==> flow/design.v <==
module day1_solution_rtl (
    direction,
    clock,
    count,
    instruction_valid,
    reset,
    hits,
    passes,
    instruction_ready,
    dial_position,
    busy
);
    input direction;
    input clock;
    input [15:0] count;
    input instruction_valid;
    input reset;
    output [31:0] hits;
    output [31:0] passes;
    output instruction_ready;
    output [6:0] dial_position;
    output busy;
    wire _24;
    wire _25;
    wire _27;
    wire [31:0] _50;
    wire [31:0] _45;
    wire [31:0] _46;
    wire [6:0] _42;
    wire _43;
    wire [31:0] _47;
    reg [31:0] _49;
    wire [31:0] _51;
    wire [31:0] _4;
    reg [31:0] _44;
    wire [31:0] _82;
    wire [6:0] _59;
    wire [6:0] _37;
    wire [6:0] _38;
    wire [6:0] _35;
    wire _36;
    wire [6:0] _40;
    wire [6:0] _32;
    wire _30;
    wire [6:0] _34;
    wire _56;
    wire _7;
    wire _54;
    reg _55;
    wire _57;
    wire _8;
    reg _28;
    wire [6:0] _41;
    reg [6:0] _58;
    wire [6:0] _60;
    wire [6:0] _9;
    reg [6:0] _26;
    wire _79;
    wire [31:0] _83;
    wire [1:0] _74;
    wire [15:0] _72;
    wire _11;
    wire [15:0] _66;
    wire [15:0] _64;
    wire [15:0] _62;
    reg [15:0] _65;
    wire [15:0] _67;
    wire [15:0] _12;
    reg [15:0] _61;
    wire _73;
    wire [1:0] _75;
    wire [1:0] _48;
    wire [15:0] _14;
    wire _69;
    wire [1:0] _70;
    wire [1:0] _22;
    wire _52;
    wire _16;
    wire _53;
    wire [1:0] _71;
    reg [1:0] _76;
    wire [1:0] _77;
    wire [1:0] _17;
    (* fsm_encoding="one_hot" *)
    reg [1:0] _23;
    reg [31:0] _84;
    wire _19;
    wire [31:0] _86;
    wire [31:0] _20;
    reg [31:0] _80;
    assign _24 = _22 == _23;
    assign _25 = ~ _24;
    assign _27 = _22 == _23;
    assign _50 = 32'b00000000000000000000000000000000;
    assign _45 = 32'b00000000000000000000000000000001;
    assign _46 = _44 + _45;
    assign _42 = 7'b0000000;
    assign _43 = _41 == _42;
    assign _47 = _43 ? _46 : _44;
    always @* begin
        case (_23)
        2'b01:
            _49 <= _47;
        default:
            _49 <= _44;
        endcase
    end
    assign _51 = _19 ? _50 : _49;
    assign _4 = _51;
    always @(posedge _11) begin
        _44 <= _4;
    end
    assign _82 = _80 + _45;
    assign _59 = 7'b0110010;
    assign _37 = 7'b0000001;
    assign _38 = _26 + _37;
    assign _35 = 7'b1100011;
    assign _36 = _26 == _35;
    assign _40 = _36 ? _42 : _38;
    assign _32 = _26 - _37;
    assign _30 = _26 == _42;
    assign _34 = _30 ? _35 : _32;
    assign _56 = 1'b0;
    assign _7 = direction;
    assign _54 = _53 ? _7 : _28;
    always @* begin
        case (_23)
        2'b00:
            _55 <= _54;
        default:
            _55 <= _28;
        endcase
    end
    assign _57 = _19 ? _56 : _55;
    assign _8 = _57;
    always @(posedge _11) begin
        _28 <= _8;
    end
    assign _41 = _28 ? _40 : _34;
    always @* begin
        case (_23)
        2'b01:
            _58 <= _41;
        default:
            _58 <= _26;
        endcase
    end
    assign _60 = _19 ? _59 : _58;
    assign _9 = _60;
    always @(posedge _11) begin
        _26 <= _9;
    end
    assign _79 = _26 == _42;
    assign _83 = _79 ? _82 : _80;
    assign _74 = 2'b10;
    assign _72 = 16'b0000000000000001;
    assign _11 = clock;
    assign _66 = 16'b0000000000000000;
    assign _64 = _61 - _72;
    assign _62 = _53 ? _14 : _61;
    always @* begin
        case (_23)
        2'b00:
            _65 <= _62;
        2'b01:
            _65 <= _64;
        default:
            _65 <= _61;
        endcase
    end
    assign _67 = _19 ? _66 : _65;
    assign _12 = _67;
    always @(posedge _11) begin
        _61 <= _12;
    end
    assign _73 = _61 == _72;
    assign _75 = _73 ? _74 : _48;
    assign _48 = 2'b01;
    assign _14 = count;
    assign _69 = _14 == _66;
    assign _70 = _69 ? _22 : _48;
    assign _22 = 2'b00;
    assign _52 = _22 == _23;
    assign _16 = instruction_valid;
    assign _53 = _16 & _52;
    assign _71 = _53 ? _70 : _23;
    always @* begin
        case (_23)
        2'b00:
            _76 <= _71;
        2'b01:
            _76 <= _75;
        2'b10:
            _76 <= _22;
        default:
            _76 <= _23;
        endcase
    end
    assign _77 = _19 ? _22 : _76;
    assign _17 = _77;
    always @(posedge _11) begin
        _23 <= _17;
    end
    always @* begin
        case (_23)
        2'b10:
            _84 <= _83;
        default:
            _84 <= _80;
        endcase
    end
    assign _19 = reset;
    assign _86 = _19 ? _50 : _84;
    assign _20 = _86;
    always @(posedge _11) begin
        _80 <= _20;
    end
    assign hits = _80;
    assign passes = _44;
    assign instruction_ready = _27;
    assign dial_position = _26;
    assign busy = _25;
endmodule
* Tool chain data of day1_solution_rtl
What the tools print for day1_solution_rtl, step after step. Lines are those of the file above, counted from 1. Cell names lack the library's common part. The mark - stands for no value.
Inputs: top module day1_solution_rtl, clock input clock, standard-cell library sky130hd, corner tt_025C_1v80

* Elaborated design
Counts by Yosys on the flattened word-level netlist (proc, flatten, opt, wreduce; memories kept). Register bits leave out memories and registers merged into their read ports (data or address). Print and check cells are left out. Cells with the same type and inputs are merged into one.
Storage and ports: flip-flop bits (word level) 90, bits in latches 0, memory bits (writable) 0, ROM bits 0, clocked read ports x word width 0, memories 0, elaborated cells 38
Cells by class: $add $sub $neg 5, $mul 0, div/mod/pow operators 0, order comparisons 0, equality and inequality tests 5, shift-type cells 0, muxes and demuxes 9, bitwise logic cells 2, reductions and logical operators 11
Operator list (number):
- adder 32 x 1 -> 32 bit with constant B | 2
- parallel mux 16 bit (select 2 bit) | 1
- two-way mux 7 bit | 3
- subtractor 16 x 1 -> 16 bit with constant B | 1
- == test 16 x 1 -> 1 bit with constant B | 1
- logical NOT 16 bit | 1
- two-way mux 16 bit | 1
- logical NOT 7 bit | 2
- AND reduction 2 bit | 5
- adder 7 x 1 -> 7 bit with constant B | 1
- subtractor 7 x 1 -> 7 bit with constant B | 1
- == test 7 bit with constant B | 1
- parallel mux 2 bit (select 3 bit) | 1
- two-way mux 2 bit | 2
- nonzero test 3 bit | 1
- == test 2 x 1 -> 1 bit with constant B | 1
- inequality test 2 x 1 -> 1 bit with constant B | 1
- == test 2 bit with constant B | 1
- logical NOT 2 bit | 1
- nonzero test 2 bit | 1
- AND 1 bit | 1
- NOT 1 bit | 1
- two-way mux 1 bit | 1

* Logic depth
Longest topological path by Yosys (ltp), each cell counted once; first at word level (registers and memories cut), then after technology mapping (sequential cells cut; the memories' decode and read muxes count).
Logic depth: depth in word-level cells 5, ABC_AREA 0, mapped depth 11, gate-level depth less buffers 8

* After synthesis
The flow's flattened synthesis, as Yosys stat reports it; memories are mapped. The netlist is that of the ABC_AREA named above (0 if unset); the other value can give another one.
Cell types (number):
- dfxtp_1 | 91
- a21oi_1 | 54
- or4_1 | 34
- o31ai_1 | 31
- xor2_1 | 24
- nor2_1 | 55
- nand3_1 | 36
- nand2_1 | 42
- nand4_1 | 23
- clkbuf_1 | 28
- xnor2_1 | 12
- nor4_1 | 16
- and4_1 | 10
- ha_1 | 7
- and3_1 | 12
- o21ai_1 | 13
- or3_1 | 10
- a22oi_1 | 8
Other cell types: 37; their cells: 94.
Synthesis totals: mapped cells 600, synthesis area 4885.9 µm², sequential part of the area 1821.7 µm², flip-flops 91, buffers 43

* Worst setup path after synthesis
Source: OpenSTA report_checks on the synthesized netlist (no wires, ideal clock, input and output delay 20% of the period each), path of least setup slack; recovery checks are left aside. Register names are those of the netlist, which keeps one name where synthesis merged equal registers.
Timing after synthesis: kind reg-to-reg, start register _26[0], end register _44[29], period 3.17 ns, library setup time 0.070 ns, arrival 2.527 ns, slack 0.573 ns, path delay 2.597 ns, stages 10, path buffers 2, period reached after synthesis 2.597 ns
"path delay" is the arrival time less input delay plus setup time. "stages": output pins that drive a net of the path, with the launching flip-flop's if there is one; two outputs of one cell count as two. "period reached after synthesis" = period - worst setup slack (recovery checks aside). The figure is calculated, with input and output delays left at 20% of the set period. Between the ends stands the longest chain of elaborated cells between them, by number of cells; it is not shown to be the way that was timed. Of several equally long chains one is given. A line is the first line of the expression or statement that the cell stems from. Yosys adds cells for indexed reads and writes and turns some case tables into memories.
Between the ends, after synthesis: cells stage by stage dfxtp_1 -> ha_1 -> nand3_1 -> xnor2_1 -> or3_1 -> a221o_1 -> buf_2 -> clkbuf_1 -> or4_1 -> a21oi_1, cells in the longest elaborated chain 5, elaborated cells on any way between the ends 9, those cells by class add/sub: 2; eq/ne: 1; mux: 3; reduce/logical: 3
Ends and longest elaborated chain, after synthesis:
- from (decl) | line 57 | reg [6:0] _26;
- from (assign) | line 151 | _26 <= _9;
- subtractor 7 x 1 -> 7 bit | line 120 | assign _32 = _26 - _37;
- two-way mux 7 bit | line 122 | assign _34 = _30 ? _35 : _32;
- two-way mux 7 bit | line 139 | assign _41 = _28 ? _40 : _34;
- logical NOT 7 bit | line 98 | assign _43 = _41 == _42;
- AND reduction 2 bit
- to (assign) | line 111 | _44 <= _4;
- to (decl) | line 35 | reg [31:0] _44;

* Worst path after layout
Path of least setup slack in the final report of flow run B (OpenROAD, finished layout, wires in). Where an end is a register, its clock arrival counts in the times.
Timing after layout: kind reg-to-reg, start register _26[1], end register _44[22], period 4.07 ns, library setup time 0.07 ns, arrival 3.05 ns, slack 1.30 ns, stages 11, path buffers 2
Between the ends stands the longest chain of elaborated cells between them, by number of cells; it is not shown to be the way that was timed. Of several equally long chains one is given.
Between the ends, after layout: cells stage by stage dfxtp_2 -> inv_1 -> ha_1 -> or2_2 -> a21oi_1 -> a311oi_1 -> a221o_1 -> buf_2 -> clkbuf_2 -> or4_1 -> a21oi_1, cells in the longest elaborated chain 5, elaborated cells on any way between the ends 9, those cells by class add/sub: 2; eq/ne: 1; mux: 3; reduce/logical: 3
Ends and longest elaborated chain, after layout:
- from (decl) | line 57 | reg [6:0] _26;
- from (assign) | line 151 | _26 <= _9;
- subtractor 7 x 1 -> 7 bit | line 120 | assign _32 = _26 - _37;
- two-way mux 7 bit | line 122 | assign _34 = _30 ? _35 : _32;
- two-way mux 7 bit | line 139 | assign _41 = _28 ? _40 : _34;
- logical NOT 7 bit | line 98 | assign _43 = _41 == _42;
- AND reduction 2 bit
- to (assign) | line 111 | _44 <= _4;
- to (decl) | line 35 | reg [31:0] _44;

FLOW RESULTS
============

Settings and measured results of 2 stored flow runs for module day1_solution_rtl (sky130hd), not sorted in any way. The constraints put input and output delay at 20% of the set period each and load the outputs with 0.01 pF.
By "period achieved" is meant the clock period of the run minus its worst setup slack. This is arithmetic on one report: input and output delays are still those of the set period (20% each).
"critical path time": the worst setup path's part of the clock period (all of it between registers, 20% less for each end at a port) less its slack. A launch clock that arrives late makes it longer, a capture clock that arrives late makes it shorter.
"total power after layout" rests on the timing tool's default activity at the inputs, not on a simulated workload.

[flow run A] flow files
==> flow/run.sh <==
#!/bin/bash
# the make line also repeats the synthesis and layout settings of config.mk as NAME=value (left out here)
make -C /OpenROAD-flow-scripts/flow DESIGN_CONFIG=/design/flow/config.mk WORK_HOME=/design/flow/orfs CLKGATE_MAP_FILE= finish
==> flow/config.mk <==
export PLATFORM = sky130hd
export DESIGN_NAME = day1_solution_rtl
export DESIGN_NICKNAME = day1_solution_rtl
export VERILOG_FILES = /design/flow/design.v
export SDC_FILE = /design/flow/constraint.sdc
export NUM_CORES = 4
export LEC_CHECK = 0
export CAP_MARGIN = 20
export CELL_PAD_IN_SITES_DETAIL_PLACEMENT = 1
export CORE_MARGIN = 10
export CORE_UTILIZATION = 56
export CTS_CLUSTER_DIAMETER = 136
export GPL_TIMING_DRIVEN = 1
export MIN_ROUTING_LAYER = met2
export SETUP_SLACK_MARGIN = 0.07
export SLEW_MARGIN = 20
==> flow/constraint.sdc <==
create_clock -name core_clock -period 2.36 [get_ports {clock}]
set_input_delay 0.4720 -clock core_clock [delete_from_list [all_inputs] [get_ports {clock}]]
set_output_delay 0.4720 -clock core_clock [all_outputs]
set_load 0.01 [all_outputs]

[flow run A] result: did not finish, placement stopped with DPL-0033

[flow run B] flow files
==> flow/run.sh <==
#!/bin/bash
# the make line also repeats the synthesis and layout settings of config.mk as NAME=value (left out here)
make -C /OpenROAD-flow-scripts/flow DESIGN_CONFIG=/design/flow/config.mk WORK_HOME=/design/flow/orfs CLKGATE_MAP_FILE= finish
==> flow/config.mk <==
export PLATFORM = sky130hd
export DESIGN_NAME = day1_solution_rtl
export DESIGN_NICKNAME = day1_solution_rtl
export VERILOG_FILES = /design/flow/design.v
export SDC_FILE = /design/flow/constraint.sdc
export NUM_CORES = 4
export LEC_CHECK = 0
export CAP_MARGIN = 35
export CORE_ASPECT_RATIO = 0.91
export CORE_MARGIN = 8
export CORE_UTILIZATION = 15
export GPL_ROUTABILITY_DRIVEN = 1
export GPL_TIMING_DRIVEN = 0
export HOLD_SLACK_MARGIN = 0.09
export MIN_ROUTING_LAYER = met1
export PLACE_DENSITY = 0.75
export SETUP_SLACK_MARGIN = 1.14
export SLEW_MARGIN = 30
==> flow/constraint.sdc <==
create_clock -name core_clock -period 4.07 [get_ports {clock}]
set_input_delay 0.8140 -clock core_clock [delete_from_list [all_inputs] [get_ports {clock}]]
set_output_delay 0.8140 -clock core_clock [all_outputs]
set_load 0.01 [all_outputs]

[flow run B] result: full die area 38610.5 µm²; period achieved 2.769 ns; setup slack of the worst path 1.301 ns; post-synthesis cell area 4885.9 µm²; critical path time 2.77 ns; worst setup path kind reg-to-reg; total power after layout 2.140 mW; standard-cell area after routing 6677.6 µm²; total negative slack on setup checks 0.000 ns
